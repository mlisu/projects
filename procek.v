==> flow/design.v <==
module clock(c, c2);
input c;
reg [25:0] l = 1;
output c2;
assign c2 = !l;
always @(posedge c) begin
	if (l == 2) l <= 0;
	else l <= l+1;
end
endmodule
module rom(clk, clk2, addr, instr);
input clk, clk2;
input [4:0] addr;
output [15:0] instr;
reg [15:0] instr = {4'd10,4'd0,8'd0};
always @(posedge clk) begin
		if (clk2) begin
			case (addr)	
				0: instr <= {4'b0000,4'd1,4'd1,4'd1};
				1: instr <= {4'b0000,4'd2,4'd1,4'd1};
				2: instr <= {4'b0000,4'd3,4'd2,4'd1};
				3: instr <= {4'b0000,4'd4,4'd3,4'd1};
				4: instr <= {4'b0000,4'd5,4'd4,4'd1};
				5: instr <= {4'd1,4'd6,4'd1,4'd2};
				6: instr <= {4'd4,4'd7,4'd5,4'd2};
				7: instr <= {4'd5,4'd8,4'd5,4'd3};
				8: instr <= {4'd6,4'd9,4'd5,4'd2};
				9: instr <= {4'd7,4'd10,4'd4,4'd3};
				10: instr <= {4'b1111,12'd3};
				11: instr <= {4'd8,4'd11,4'd0,4'd1}; 
				12: instr <= {4'd10,4'd0,8'd0};  
				13: instr <= {4'd8,4'd12,4'd2,4'd3};
				14: instr <= {4'd9,4'd3,4'd4,4'd9};  
				15: instr <= {4'b0000,4'd6,4'd6,4'd0};
				16: instr <= {4'b0000,4'd7,4'd7,4'd0};
				17: instr <= {4'b0000,4'd8,4'd8,4'd0};
				18: instr <= {4'b0000,4'd9,4'd9,4'd0};
				19: instr <= {4'b0000,4'd10,4'd10,4'd0};
				20: instr <= {4'b0000,4'd11,4'd11,4'd0};
				21: instr <= {4'b0000,4'd12,4'd12,4'd0};
				22: instr <= {4'b0000,4'd13,4'd13,4'd0};
				default: instr <= {4'd10,4'd0,8'd0};
			endcase
		end
end
endmodule
module cpu(clk, clk2, count, instr, led, DA, DOUT, DIN, RD, WR);
input clk, clk2;
input [15:0] instr;
output [7:0] led;
reg [7:0] led = 0;
output [4:0] count;
reg [4:0] count = 0;
output [15:0] DA;
	reg [15:0] DA =0;
output [15:0] DOUT;
	reg [15:0] DOUT;
input [15:0] DIN;
output RD;
	reg RD = 0;
output WR;
	reg WR = 0;
reg [3:0] DAtempWR;
reg stopPC = 0;
reg stopExe = 0;
reg [3:0] opCode;
reg [3:0] DAtempRD;
reg stopPC2 = 0;
always @(posedge clk) begin
			if (clk2) begin
				if ( RD && ( !stopPC2 || (stopPC && stopPC2) ) ) begin
					RD <= 0; WR <= 1; DA <= DAtempWR;
					stopPC2 = 0;
					case (opCode)	
						0: begin 
							if (DAtempRD[3] == 1) DOUT <= DIN - (~DAtempRD + 1);
							else DOUT <= DIN + DAtempRD;
						end
						1: DOUT <= DOUT + DIN;
						4: DOUT <= DOUT - DIN;
						5: DOUT <= DOUT & DIN;
						6: DOUT <= DOUT | DIN;
						7: DOUT <= DOUT ^ DIN;
						8: DOUT <= DIN;
						9: DOUT <= DIN;
					endcase
				end else begin
					stopExe = 0;
					WR <= 0;
				end
				if (!stopExe && !stopPC2 && (instr[15:12] == 'b0000)) begin
					stopPC = !stopPC;
					if (!RD) begin
						RD <= 1; WR <= 0;
						DA <= instr[7:4]; DAtempRD <= instr[3:0]; DAtempWR <= instr[11:8]; opCode <= instr[15:12];
					end
				end else if (stopPC) begin
					stopPC = 0;
					if(!stopPC2) stopExe = 1;
				end
				if (!stopExe && ( (instr[15] == 0 && (instr[14:12] == 1 || instr[14])) || instr[15:12] == 8 || instr [15:12] == 9 )) begin
					if (!RD) begin
						stopPC2 = 1;
						RD <= 1; WR <= 0;
						DA <= instr[7:4]; DAtempRD <= instr[3:0]; DAtempWR <= instr[11:8]; opCode <= instr[15:12];
					end
				end else if(stopPC2) stopExe = 1; 
				if (RD && stopPC2) begin
					DOUT <= DIN; stopPC = 1;
					if (opCode[3] == 0 && (opCode[2:0] == 1 || opCode[2])) DA <= DAtempRD;
					else if(opCode == 8) begin
						if (DAtempRD[3] == 1) DA <= DIN - (~DAtempRD + 1);
						else DA <= DIN + DAtempRD;
					end else begin
						DA <= DAtempWR;
						if (DAtempRD[3] == 1) DAtempWR <= DIN - (~DAtempRD + 1);
						else DAtempWR <= DIN + DAtempRD;
					end
				end					
				if (stopPC || stopPC2) count <= count;
				else begin
					if(instr[15:12] == 'b1111 && !stopExe) begin
						if (instr[11] == 1) count <= count - (~instr + 2);
						else count <= count + instr[11:0] - 1;
					end else count <= count + 1;
				end
				led <= instr[15:8];	
			end
end
endmodule
module main(clk, led);
input clk;
output [7:0] led;
wire clk2;
wire [15:0] instr;
wire [2:0] count;
wire [15:0] DOUT;
wire [15:0] DA;
wire [15:0] DIN;
wire WR, RD;
clock clock1 (clk, clk2);
rom rom1(clk, clk2, count, instr);
RAM16X1S ram0 (DIN[0], DA[0], DA[1], DA[2], DA[3], DOUT[0], clk, WR);
RAM16X1S ram1 (DIN[1], DA[0], DA[1], DA[2], DA[3], DOUT[1], clk, WR);
RAM16X1S ram2 (DIN[2], DA[0], DA[1], DA[2], DA[3], DOUT[2], clk, WR);
RAM16X1S ram3 (DIN[3], DA[0], DA[1], DA[2], DA[3], DOUT[3], clk, WR);
RAM16X1S ram4 (DIN[4], DA[0], DA[1], DA[2], DA[3], DOUT[4], clk, WR);
RAM16X1S ram5 (DIN[5], DA[0], DA[1], DA[2], DA[3], DOUT[5], clk, WR);
RAM16X1S ram6 (DIN[6], DA[0], DA[1], DA[2], DA[3], DOUT[6], clk, WR);
RAM16X1S ram7 (DIN[7], DA[0], DA[1], DA[2], DA[3], DOUT[7], clk, WR);
RAM16X1S ram8 (DIN[8], DA[0], DA[1], DA[2], DA[3], DOUT[8], clk, WR);
RAM16X1S ram9 (DIN[9], DA[0], DA[1], DA[2], DA[3], DOUT[9], clk, WR);
RAM16X1S ram10 (DIN[10], DA[0], DA[1], DA[2], DA[3], DOUT[10], clk, WR);
RAM16X1S ram11 (DIN[11], DA[0], DA[1], DA[2], DA[3], DOUT[11], clk, WR);
RAM16X1S ram12 (DIN[12], DA[0], DA[1], DA[2], DA[3], DOUT[12], clk, WR);
RAM16X1S ram13 (DIN[13], DA[0], DA[1], DA[2], DA[3], DOUT[13], clk, WR);
RAM16X1S ram14 (DIN[14], DA[0], DA[1], DA[2], DA[3], DOUT[14], clk, WR);
RAM16X1S ram15 (DIN[15], DA[0], DA[1], DA[2], DA[3], DOUT[15], clk, WR);
cpu cpu1(clk, clk2, count, instr, led, DA, DOUT, DIN, RD, WR);
endmodule
=== Tool chain data of clock ===
Tool output for the design above, in the order of the flow.
Line numbers count from 1 in the design file above.
Operators carry their Yosys type and port widths (W data, S select, Z words).
Cell names lack the library's common part.
Not given: -

* Design top: clock
* Clock input: c
* Library: sky130hd
* Timing corner: tt_025C_1v80

=== Word-level counts ===
Source: Yosys, flattened and elaborated, memories not mapped. Widths are those after wreduce; folded enables and synchronous resets count as part of the registers. Registers that Yosys merges into a memory's read port (data or address) are not register bits. Print and check cells do not count. Equal cells are merged and count once.

* Elaborated cells: 4
* Output and inout bits: 1
* Flip-flop bits (word level): 26

* Add/subtract/negate cells: 1
* Equality and inequality tests: 1
* Reductions and logical operators: 1

{| class="wikitable"
|+ Operators with widths
! cell !! count
|-
| $add A26 B1 Y26 const B || 1
|-
| $eq A26 B2 Y1 const B || 1
|-
| $logic_not A26 Y1 || 1
|}

=== Longest topological paths ===
Longest topological path by Yosys (ltp), each cell counted once; first at word level (registers and memories cut), then after technology mapping (sequential cells cut; the memories' decode and read muxes count).

* Word-level depth: 1
* ABC_AREA: 1
* Gate-level depth with buffers: 8
* Gate-level depth less buffers: 8

=== After synthesis ===
The flow's flattened synthesis, as Yosys stat reports it; memories are mapped. The netlist is that of the ABC_AREA named above (0 if unset); the other value can give another one.

{| class="wikitable"
|+ Cell types
! type !! count !! area in all (um^2)
|-
| dfxtp_1 || 26 || 520.499
|-
| nand2_1 || 72 || 270.259
|-
| nor2_1 || 49 || 183.926
|-
| xor2_1 || 9 || 78.826
|-
| nand3_1 || 13 || 65.062
|-
| inv_1 || 14 || 52.55
|-
| xnor2_1 || 6 || 52.55
|-
| nor2_2 || 7 || 43.792
|-
| ha_1 || 3 || 37.536
|-
| nor2_4 || 3 || 33.782
|-
| nand2_2 || 5 || 31.28
|-
| nand2_4 || 1 || 11.261
|-
| nand3_2 || 1 || 10.01
|-
| buf_4 || 1 || 7.507
|-
| inv_2 || 1 || 3.754
|}

* Standard cells after synthesis: 211
* Flip-flop cells: 26
* Cell area after synthesis: 1402.6 um^2
* Buffer cells: 1

=== Worst setup path after synthesis ===
Source: OpenSTA report_checks on the synthesized netlist (no wires, ideal clock, input and output delay 20% of the period each), path of least setup slack; recovery checks are left aside. Register names are those of the netlist, which keeps one name where synthesis merged equal registers.

* Path type: flip-flop to flip-flop
* From: register l[0]
* To: register l[24]
* Driving pins on the path: 9
* Path delay: 1.257 ns
* Launch time at the first pin: 0.000 ns
* Path buffers: 0
* Data required time: 1.598 ns
* Clock period: 1.71 ns
* Slack: 0.453 ns
* Arrival time: 1.145 ns
* Synthesis period reached: 1.257 ns

"path delay" is the arrival time less input delay plus setup time.
"driving pins on the path": output pins that drive a net of the path, with the launching flip-flop's if there is one; two outputs of one cell count as two.
"synthesis period reached" = period - worst setup slack (recovery checks aside). The figure is calculated, with input and output delays left at 20% of the set period.
The rows between start and end are the longest chain of elaborated cells between them; the timing report does not say that the signal goes this way. Where chains are equally long, one stands for them.
Each line given opens the expression or statement behind the cell; cells for indexed reads and writes are added by Yosys, which also makes memories of some case tables.

* Cells stage by stage: dfxtp_1 -> ha_1 -> nand2_1 -> nor2_2 -> nand2_2 -> inv_1 -> nand2_1 -> nand2_1 -> nand2_1
* Cells in the longest elaborated chain: 1
* Elaborated cells on any way between the ends: 2

{| class="wikitable"
|+ RTL lines, path after synthesis
! element !! line !! source
|-
| start, declared || 3 || <nowiki>reg [25:0] l = 1;</nowiki>
|-
| start, assigned || 7 || <nowiki>if (l == 2) l <= 0;</nowiki>
|-
| start, assigned || 8 || <nowiki>else l <= l+1;</nowiki>
|-
| $add A26 B1 Y26 || 8 ||
|-
| end, assigned || 7 ||
|-
| end, assigned || 8 ||
|-
| end, declared || 3 ||
|}

=== Timing after layout ===
Path of least setup slack in the final report of job 1 (OpenROAD, finished layout, wires in). Where an end is a register, its clock arrival counts in the times.

* Path type: flip-flop to output port
* From: register l[16]
* To: output port c2
* Launch time at the first pin: 0.27 ns
* Driving pins on the path: 7
* Path buffers: 1
* Output delay: 0.38 ns
* Clock period: 1.91 ns
* Data required time: 1.53 ns
* Slack: 0.31 ns
* Arrival time: 1.22 ns

The rows between start and end are the longest chain of elaborated cells between them; the timing report does not say that the signal goes this way. Where chains are equally long, one stands for them.

* Cells stage by stage: dfxtp_1 -> nor2_2 -> nand2_2 -> nor2_4 -> nand2_2 -> nor2_1 -> buf_2
* Cells in the longest elaborated chain: 1
* Elaborated cells on any way between the ends: 1

{| class="wikitable"
|+ RTL lines, path after layout
! element !! line !! source
|-
| start, declared || 3 || <nowiki>reg [25:0] l = 1;</nowiki>
|-
| start, assigned || 7 || <nowiki>if (l == 2) l <= 0;</nowiki>
|-
| start, assigned || 8 || <nowiki>else l <= l+1;</nowiki>
|-
| $logic_not A26 Y1 || 5 || <nowiki>assign c2 = !l;</nowiki>
|-
| end, declared || 4 || <nowiki>output c2;</nowiki>
|}

==> results <==
Below are 2 stored runs of the flow (Yosys, OpenROAD; platform sky130hd) on clock, each with its settings and what was measured, unordered. Constraints: input delay and output delay 20% of the set period each, output load 0.01 pF.
"clock period achieved" is the run's clock period less its worst setup slack. It is reckoned from that one timing run; input and output delays stay at 20% of the period that was set.
By "allowed time less slack (worst setup path)" is meant the share of the clock period that the worst setup path is allowed (20% is reserved at inputs, 20% at outputs), minus its slack. Clock arrival times at its registers enter into it.
"total power of the final layout" is the tool's figure for a default switching activity; nothing was simulated.

=== Job 1 ===
{| class="wikitable"
! Setting !! Value
|-
| period_ns || 1.91
|-
| CORE_UTILIZATION || 23
|-
| SETUP_SLACK_MARGIN || 0.41
|-
| PLACE_DENSITY_LB_ADDON || 0.14
|-
| CELL_PAD_IN_SITES_GLOBAL_PLACEMENT || 1
|-
| TNS_END_PERCENT || 35
|-
| ABC_AREA || 1
|-
| GPL_TIMING_DRIVEN || 1
|-
| CTS_CLUSTER_DIAMETER || 55
|-
| CAP_MARGIN || 35
|-
| MIN_ROUTING_LAYER || met1
|-
| CORE_MARGIN || 2
|-
| SLEW_MARGIN || 20
|-
! Result !! Value
|-
| Die footprint || 6738.8 um^2
|-
| Total power of the final layout || 907.6 uW
|-
| Cell area after synthesis || 1402.6 um^2
|-
| Worst hold slack in the final report || 0.464 ns
|-
| Standard-cell area of the final layout || 1754.2 um^2
|-
| Clock period achieved || 1.604 ns
|-
| Smallest setup slack || 0.306 ns
|-
| Allowed time less slack (worst setup path) || 1.22 ns
|-
| Critical path kind || flip-flop to output port
|}

=== Job 2 ===
{| class="wikitable"
! Setting !! Value
|-
| period_ns || 2.58
|-
| CORE_UTILIZATION || 49
|-
| PLACE_DENSITY || 0.43
|-
| CORE_ASPECT_RATIO || 0.6
|-
| CELL_PAD_IN_SITES_GLOBAL_PLACEMENT || 0
|-
| GPL_ROUTABILITY_DRIVEN || 0
|-
| CTS_CLUSTER_SIZE || 77
|-
| CTS_CLUSTER_DIAMETER || 355
|-
| CAP_MARGIN || 20
|-
| CORE_MARGIN || 2
|-
| SLEW_MARGIN || 20
|-
! Result !! Value
|-
| Die footprint || 2693.5 um^2
|-
| Total power of the final layout || 733.4 uW
|-
| Cell area after synthesis || 1118.6 um^2
|-
| Worst hold slack in the final report || 0.479 ns
|-
| Standard-cell area of the final layout || 1237.4 um^2
|-
| Clock period achieved || 2.423 ns
|-
| Smallest setup slack || 0.157 ns
|-
| Allowed time less slack (worst setup path) || 1.91 ns
|-
| Critical path kind || flip-flop to output port
|}
